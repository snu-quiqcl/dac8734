==> flow/design.v <==
module async_transmitter(clk, TxD_start, TxD_data, TxD, TxD_busy);
input clk, TxD_start;
input [7:0] TxD_data;
output TxD, TxD_busy;
parameter ClkFrequency = 25000000;	 
parameter Baud = 115200;
parameter RegisterInputData = 1;	 
parameter BaudGeneratorAccWidth = 16;
reg [BaudGeneratorAccWidth:0] BaudGeneratorAcc;
wire [BaudGeneratorAccWidth:0] BaudGeneratorInc = ((Baud<<(BaudGeneratorAccWidth-4))+(ClkFrequency>>5))/(ClkFrequency>>4);
wire BaudTick = BaudGeneratorAcc[BaudGeneratorAccWidth];
wire TxD_busy;
always @(posedge clk) if(TxD_busy) BaudGeneratorAcc <= BaudGeneratorAcc[BaudGeneratorAccWidth-1:0] + BaudGeneratorInc;
reg [3:0] state;
wire TxD_ready = (state==0);
assign TxD_busy = ~TxD_ready;
reg [7:0] TxD_dataReg;
always @(posedge clk) if(TxD_ready & TxD_start) TxD_dataReg <= TxD_data;
wire [7:0] TxD_dataD = RegisterInputData ? TxD_dataReg : TxD_data;
initial begin
    BaudGeneratorAcc[BaudGeneratorAccWidth:0] <= 'h0;
    state <= 1'b0;
end
always @(posedge clk)
case(state)
	4'b0000: if(TxD_start) state <= 4'b0001;
	4'b0001: if(BaudTick) state <= 4'b0100;
	4'b0100: if(BaudTick) state <= 4'b1000;   
	4'b1000: if(BaudTick) state <= 4'b1001;   
	4'b1001: if(BaudTick) state <= 4'b1010;   
	4'b1010: if(BaudTick) state <= 4'b1011;   
	4'b1011: if(BaudTick) state <= 4'b1100;   
	4'b1100: if(BaudTick) state <= 4'b1101;   
	4'b1101: if(BaudTick) state <= 4'b1110;   
	4'b1110: if(BaudTick) state <= 4'b1111;   
	4'b1111: if(BaudTick) state <= 4'b0010;   
	4'b0010: if(BaudTick) state <= 4'b0011;   
	4'b0011: if(BaudTick) state <= 4'b0000;   
	default: if(BaudTick) state <= 4'b0000;
endcase
reg muxbit;
always @( * )
case(state[2:0])
	3'd0: muxbit <= TxD_dataD[0];
	3'd1: muxbit <= TxD_dataD[1];
	3'd2: muxbit <= TxD_dataD[2];
	3'd3: muxbit <= TxD_dataD[3];
	3'd4: muxbit <= TxD_dataD[4];
	3'd5: muxbit <= TxD_dataD[5];
	3'd6: muxbit <= TxD_dataD[6];
	3'd7: muxbit <= TxD_dataD[7];
endcase
reg TxD;
always @(posedge clk) TxD <= (state<4) | (state[3] & muxbit);   
endmodule
---- From RTL to reports: async_transmitter ----
The steps from the RTL of async_transmitter to its reports follow in flow order.
Lines are those of the file above, counted from 1.
Operators: Yosys type, input widths -> output width; for muxes data width and select width s.
A cell with -- has no value.
design
  design top .............................. async_transmitter
  clock input ............................. clk
  cell library ............................ sky130hd
  corner .................................. tt_025C_1v80

---- Elaborated design ----
Yosys after proc, flatten, opt, wreduce and memory -nomap, before mapping. Memory bits, and registers merged into a memory's read port (data or address), are not among the register bits. Print and check cells are not counted. Equal cells are merged and count once.
storage and ports
  register bits after elaboration ......... 30
operators by class
  magnitude comparators ................... 1
  mux-type cells .......................... 15
  reduce/logical cells .................... 4
  bitwise logic cells ..................... 4
  eq/ne operators ......................... 30
  add/subtract/negate cells ............... 1
operators by type and width
  operator               count
  $mux 4                 13
  $pmux 4 s12            1
  $eq 4x4->1 const B     8
  $ne 2x2->1 const B     12
  $add 16x9->17 const B  1
  $reduce_and 13->1      1
  $reduce_bool 13->1     1
  $eq 3x3->1 const B     4
  $pmux 1 s8             1
  $eq 3x2->1 const B     2
  $eq 4x1->1 const B     1
  $eq 4x2->1 const B     1
  $lt 4x3->1 const B     1
  $eq 4x3->1 const B     1
  $logic_not 4->1        1
  $eq 3x1->1 const B     1
  $logic_not 3->1        1
  $and 1x1->1            2
  $or 1x1->1             1
  $not 1->1              1

---- Logic depth ----
Longest topological path by Yosys (ltp), each cell counted once; first at word level (registers and memories cut), then after technology mapping (sequential cells cut; the memories' decode and read muxes count).
depth
  depth after elaboration ................. 4
  ABC_AREA ................................ 1
  depth in mapped cells ................... 10
  mapped depth without buffers ............ 10

---- Mapped cells and area ----
Source: synth_stat.txt of the flow (Yosys; design flattened, memories mapped). It holds for the ABC_AREA given above (unset counts as 0); a run with the other value may have another netlist.
cell types
  type                       count
  sky130_fd_sc_hd__edfxtp_1  28
  sky130_fd_sc_hd__nand2_1   50
  sky130_fd_sc_hd__inv_1     20
  sky130_fd_sc_hd__nand3_1   14
  sky130_fd_sc_hd__nor2_1    17
  sky130_fd_sc_hd__xor2_1    5
  sky130_fd_sc_hd__nand2_2   5
  sky130_fd_sc_hd__a21oi_1   6
  sky130_fd_sc_hd__nand4_1   4
  sky130_fd_sc_hd__dfxtp_1   1
  sky130_fd_sc_hd__inv_2     4
  sky130_fd_sc_hd__nand3b_1  2
  sky130_fd_sc_hd__ha_1      1
  sky130_fd_sc_hd__o21ai_1   2
  sky130_fd_sc_hd__o32ai_1   1
  sky130_fd_sc_hd__xnor2_1   1
  sky130_fd_sc_hd__buf_4     1
  sky130_fd_sc_hd__nor2_2    1
Other cell types: 2; their cells: 2.
synthesis totals
  sequential part of the area ............. 860.8 um2
  cell count .............................. 165
  buffers ................................. 2
  flip-flop cells ......................... 29
  synthesis area .......................... 1,482.7 um2

---- Timing after synthesis ----
Path of least setup slack by OpenSTA after synthesis, without wires, with an ideal clock, recovery checks aside; 20% of the period is set as input and as output delay. Where synthesis merged equal registers, the netlist keeps one of their names.
path after synthesis
  path type ............................... reg2reg
  start point ............................. reg state[1]
  end point ............................... reg TxD_dataReg[0]
  data required time ...................... 1.887 ns
  library setup time ...................... 0.373 ns
  time at the first pin ................... 0.000 ns
  slack ................................... 0.308 ns
  arrival ................................. 1.579 ns
  driving pins on the path ................ 4
  path delay .............................. 1.952 ns
  clock period ............................ 2.26 ns
  path buffers ............................ 0
  synthesis period reached ................ 1.952 ns
"path delay" is the arrival time less input delay plus setup time.
"driving pins on the path": output pins that drive a net of the path, with the launching flip-flop's if there is one; two outputs of one cell count as two.
"synthesis period reached" is the clock period less the worst setup slack; recovery checks do not enter. This is arithmetic on one report: input and output delays are still those of the set period (20% each).
The rows between start and end are the longest chain of elaborated cells between them; the timing report does not say that the signal goes this way. Where chains are equally long, one stands for them.
A line is the first line of the expression or statement that the cell stems from. Yosys adds cells for indexed reads and writes and turns some case tables into memories.
At most two assigning lines are given for a register; there are more.
between the ends, after synthesis
  cells stage by stage .................... sky130_fd_sc_hd__edfxtp_1 -> sky130_fd_sc_hd__nor2_2 -> sky130_fd_sc_hd__nand2_1 -> sky130_fd_sc_hd__nor2_1
  cells in the longest elaborated chain ... 2
  elaborated cells between the ends (all ways) .. 2
ends and longest elaborated chain, after synthesis
  item                RTL line  source
  start: declaration  14        reg [3:0] state;
  start: assignment   26        4'b0000: if(TxD_start) state <= 4'b0001;
  start: assignment   27        4'b0001: if(BaudTick) state <= 4'b0100;
  $logic_not 4->1     15        wire TxD_ready = (state==0);
  $and 1x1->1         18        always @(posedge clk) if(TxD_ready & TxD_start) TxD_dataReg <= TxD_data;
  end: assignment     18
  end: declaration    17        reg [7:0] TxD_dataReg;
Nets of the timed path that keep an RTL name, with a line that drives or declares them; the list need not be complete.
named nets, after synthesis
  signal    RTL line  source
  TxD_busy  16        assign TxD_busy = ~TxD_ready;

---- Timing after layout ----
From the final timing report of run 1: the path of least setup slack in the routed layout; clock arrival at registers is part of the times.
path after layout
  path type ............................... reg2out
  start point ............................. reg state[3]
  end point ............................... out TxD_busy
  slack ................................... 0.45 ns
  time at the first pin ................... 0.33 ns
  clock period ............................ 2.08 ns
  data required time ...................... 1.66 ns
  path buffers ............................ 1
  external output delay ................... 0.42 ns
  driving pins on the path ................ 4
  arrival ................................. 1.21 ns
The rows between start and end are the longest chain of elaborated cells between them; the timing report does not say that the signal goes this way. Where chains are equally long, one stands for them.
At most two assigning lines are given for a register; there are more.
between the ends, after layout
  cells stage by stage .................... sky130_fd_sc_hd__edfxtp_1 -> sky130_fd_sc_hd__nor2_4 -> sky130_fd_sc_hd__nand2_8 -> sky130_fd_sc_hd__buf_6
  cells in the longest elaborated chain ... 2
  elaborated cells between the ends (all ways) .. 2
ends and longest elaborated chain, after layout
  item                RTL line  source
  start: declaration  14        reg [3:0] state;
  start: assignment   26        4'b0000: if(TxD_start) state <= 4'b0001;
  start: assignment   27        4'b0001: if(BaudTick) state <= 4'b0100;
  $logic_not 4->1     15        wire TxD_ready = (state==0);
  $not 1->1           16        assign TxD_busy = ~TxD_ready;
  end: declaration    4         output TxD, TxD_busy;

Appendix: measured runs

Measured results for async_transmitter: 2 stored runs of the Yosys and OpenROAD flow on sky130hd. The settings differ; the order carries no meaning. The constraints put input and output delay at 20% of the set period each and load the outputs with 0.01 pF.
"critical path time" means the part of the period allowed to the worst setup path (the constraints hold back 20% at inputs and 20% at outputs) less its slack; where the path has registers, the arrival times of their clocks count too.

---- run 1 ----
settings
  period_ns = 2.08
  CORE_UTILIZATION = 58
  SETUP_SLACK_MARGIN = 0.43
  PLACE_DENSITY_LB_ADDON = 0.12
  HOLD_SLACK_MARGIN = -0.02
  CELL_PAD_IN_SITES_DETAIL_PLACEMENT = 0
  TNS_END_PERCENT = 100
  ABC_AREA = 1
  GPL_TIMING_DRIVEN = 0
  GPL_ROUTABILITY_DRIVEN = 0
  CAP_MARGIN = 20
  CORE_MARGIN = 2
  SLEW_MARGIN = 20
results
  worst-case hold slack ................... 0.570 ns
  synthesized cell area ................... 1,482.7 um2
  post-layout utilization ................. 74.9 %
  critical path time ...................... 1.21 ns
  worst setup path type ................... reg2out
  smallest setup slack .................... 0.453 ns
  die footprint ........................... 2,976.8 um2
  final setup TNS ......................... 0.000 ns

---- run 2 ----
settings
  period_ns = 1.98
  CORE_UTILIZATION = 58
  CAP_MARGIN = 20
  CORE_MARGIN = 2
  SLEW_MARGIN = 20
results
  worst-case hold slack ................... 0.593 ns
  synthesized cell area ................... 1,345.0 um2
  post-layout utilization ................. 72.1 %
  critical path time ...................... 1.44 ns
  worst setup path type ................... reg2out
  smallest setup slack .................... 0.140 ns
  die footprint ........................... 2,720.1 um2
  final setup TNS ......................... 0.000 ns
