==> flow/design.v <==
`timescale 1ns / 1ps
module led_intensity_adjust(
    output reg led0_r,
    output reg led0_g,
    output reg led0_b,
    output reg led1_r,
    output reg led1_g,
    output reg led1_b,
    input red0,
    input green0,
    input blue0,
    input red1,
    input green1,
    input blue1,
    input [7:0] intensity,
    input CLK100MHZ
    );
    reg [7:0] counter;
    initial begin
        counter = 'd0;
    end
    always @ (posedge CLK100MHZ) begin
            if (counter <= intensity) begin
                led0_r <= red0;
                led0_g <= green0;
                led0_b <= blue0;
                led1_r <= red1;
                led1_g <= green1;
                led1_b <= blue1;
            end
            else begin
                led0_r <= 1'b0;
                led0_g <= 1'b0;
                led0_b <= 1'b0;
                led1_r <= 1'b0;
                led1_g <= 1'b0;
                led1_b <= 1'b0;
            end
            counter <= counter + 'd1;
        end
endmodule
Reports on led_intensity_adjust --
Tool output for the design above, in the order of the flow. Lines are those of the file above, counted from 1. Operators: Yosys type, input widths -> output width; for muxes data width and select width s. Cell names lack the library's common part. A cell with - has no value.
Design: design top led_intensity_adjust, clock port CLK100MHZ, library sky130hd, library corner tt_025C_1v80

Word-level counts --
Counts by Yosys on the flattened word-level netlist (proc, flatten, opt, wreduce; memories kept). Register bits leave out memories and registers merged into their read ports (data or address); mux counts leave out enables and synchronous resets folded into registers. Print and check cells are left out. Cells with the same type and inputs are merged into one.
Word-level totals: register bits after elaboration 14, bits in latches 0, RAM bits 0, bits in read-only memories 0, clocked read ports x word width 0, memories 0, input port bits 15, output and inout bits 6, cells after elaboration 9
Cells by class: add/sub/neg operators 1, multipliers 0, divide/modulo/power cells 0, $lt $le $gt $ge 1, equal/unequal tests 0, shifts and indexed selects 0, multiplexer cells 0, bitwise gates (word level) 0, reduce/logical cells 0
Operators by type and width (count):
- $add 8x1->8 const B | 1
- $le 8x8->1 | 1

Logic depth --
Longest topological path by Yosys (ltp), each cell counted once; first at word level (registers and memories cut), then after technology mapping (sequential cells cut; the memories' decode and read muxes count).
Logic depth: depth after elaboration 1, ABC_AREA 0, gate-level depth with buffers 6, depth with buffers taken out 6

Netlist --
Yosys stat after the flow's synthesis: flattened, memories mapped to cells. It holds for the ABC_AREA given above (unset counts as 0); a run with the other value may have another netlist.
Mapped netlist: standard cells after synthesis 60, mapped area 0.0006381 mm2, sequential area 0.0002803 mm2, flip-flops 14, buffer cells 0
Cell types:
- dfxtp_1 | count 14, area in all 280.269 um2
- ha_1 | count 9, area in all 112.608 um2
- nor3b_1 | count 6, area in all 45.043 um2
- xnor2_1 | count 4, area in all 35.034 um2
- inv_1 | count 8, area in all 30.029 um2
- xor2_1 | count 2, area in all 17.517 um2
- nand3_1 | count 3, area in all 15.014 um2
- a211oi_2 | count 1, area in all 12.512 um2
- nand4_1 | count 2, area in all 12.512 um2
- nand4_2 | count 1, area in all 12.512 um2
- a21oi_1 | count 2, area in all 10.01 um2
- a21oi_2 | count 1, area in all 8.758 um2
- and4_1 | count 1, area in all 8.758 um2
- a21o_1 | count 1, area in all 7.507 um2
- o211ai_1 | count 1, area in all 7.507 um2
- and3_1 | count 1, area in all 6.256 um2
- nor2_2 | count 1, area in all 6.256 um2
- nor2b_1 | count 1, area in all 6.256 um2
- nand2_1 | count 1, area in all 3.754 um2

Timing after synthesis --
Source: OpenSTA report_checks on the synthesized netlist (no wires, ideal clock, input and output delay 20% of the period each), path of least setup slack; recovery checks are left aside. Register names are those of the netlist, which keeps one name where synthesis merged equal registers.
Timing after synthesis: path type input to register, from input port intensity[1], to register led0_b, period 2050 ps, input delay 410 ps, library setup time 132 ps, launch time at the first pin 410 ps, arrival time 1308 ps, data required time 1918 ps, slack 610 ps, delay of the path 1030 ps, driving pins on the path 6, buffers on the path 0, period reached after synthesis 1440 ps
"delay of the path" is the arrival time less input delay plus setup time. "driving pins on the path": output pins that drive a net of the path, with the launching flip-flop's if there is one; two outputs of one cell count as two. "period reached after synthesis" = period - worst setup slack (recovery checks aside). The figure is calculated, with input and output delays left at 20% of the set period. The rows between start and end are the longest chain of elaborated cells between them; the timing report does not say that the signal goes this way. Where chains are equally long, one stands for them. Each line given opens the expression or statement behind the cell; cells for indexed reads and writes are added by Yosys, which also makes memories of some case tables.
Between the ends, after synthesis: cells stage by stage inv_1 -> ha_1 -> nor2b_1 -> o211ai_1 -> a211oi_2 -> nor3b_1, length of the longest elaborated chain 1, elaborated cells on any way between the ends 1, source lines of those cells 1, those cells by class compare (1)
Ends and longest elaborated chain, after synthesis:
- start: declaration | line 15 | input [7:0] intensity,
- $le 8x8->1 | line 23 | if (counter <= intensity) begin
- end: assignment | line 26 | led0_b <= blue0;
- end: assignment | line 34 | led0_b <= 1'b0;
- end: declaration | line 5 | output reg led0_b,

Worst path after layout --
Path of least setup slack in the final report of run 1 (OpenROAD, finished layout, wires in). Where an end is a register, its clock arrival counts in the times. The report prints the path's times to 10 ps; the period is as set.
Timing after layout: path type input to register, from input port intensity[1], to register led1_g, period 1900 ps, input delay 380 ps, library setup time 120 ps, launch time at the first pin 380 ps, arrival time 1870 ps, data required time 2050 ps, slack 190 ps, driving pins on the path 7, buffers on the path 1
The rows between start and end are the longest chain of elaborated cells between them; the timing report does not say that the signal goes this way. Where chains are equally long, one stands for them.
Between the ends, after layout: cells stage by stage clkdlybuf4s50_1 -> inv_1 -> ha_1 -> nor2b_1 -> o211ai_1 -> a211oi_2 -> nor3b_1, length of the longest elaborated chain 1, elaborated cells on any way between the ends 1, source lines of those cells 1, those cells by class compare (1)
Ends and longest elaborated chain, after layout:
- start: declaration | line 15 | input [7:0] intensity,
- $le 8x8->1 | line 23 | if (counter <= intensity) begin
- end: assignment | line 28 | led1_g <= green1;
- end: assignment | line 36 | led1_g <= 1'b0;
- end: declaration | line 7 | output reg led1_g,

Add stored flow runs of led_intensity_adjust

Module led_intensity_adjust, platform sky130hd: 2 stored runs of the flow (Yosys, OpenROAD) with differing settings, in no particular order. Input and output delays are each 20% of the period that was set; the output load is 0.01 pF.
By "overall power" is meant OpenSTA's value without simulated activity: inputs other than the clock are taken to toggle once in ten clock periods, and the tool carries that through the logic.

* Run 1 | settings: period_ns 1.9; CORE_UTILIZATION 26; SETUP_SLACK_MARGIN 0.1; CORE_MARGIN 7; TNS_END_PERCENT 95; CTS_CLUSTER_SIZE 81; CAP_MARGIN 30; SLEW_MARGIN 15 | results: chip area in the Yosys report 0.0006381 mm2; total die area 0.0040373 mm2; smallest hold slack 443 ps; final utilization 40.3 %; overall power 0.5753 mW; setup slack of the worst path 186 ps
* Run 2 | settings: period_ns 0.824; CORE_UTILIZATION 26; HOLD_SLACK_MARGIN 0.2; CORE_ASPECT_RATIO 1.3; CELL_PAD_IN_SITES_GLOBAL_PLACEMENT 1; CELL_PAD_IN_SITES_DETAIL_PLACEMENT 0; GPL_TIMING_DRIVEN 1; GPL_ROUTABILITY_DRIVEN 0; CTS_CLUSTER_DIAMETER 303; CAP_MARGIN 40; MAX_ROUTING_LAYER met5; CORE_MARGIN 2; SLEW_MARGIN 20 | results: chip area in the Yosys report 0.0006381 mm2; total die area 0.00287 mm2; smallest hold slack 415 ps; final utilization 49.8 %; overall power 1.370 mW; setup slack of the worst path -577 ps
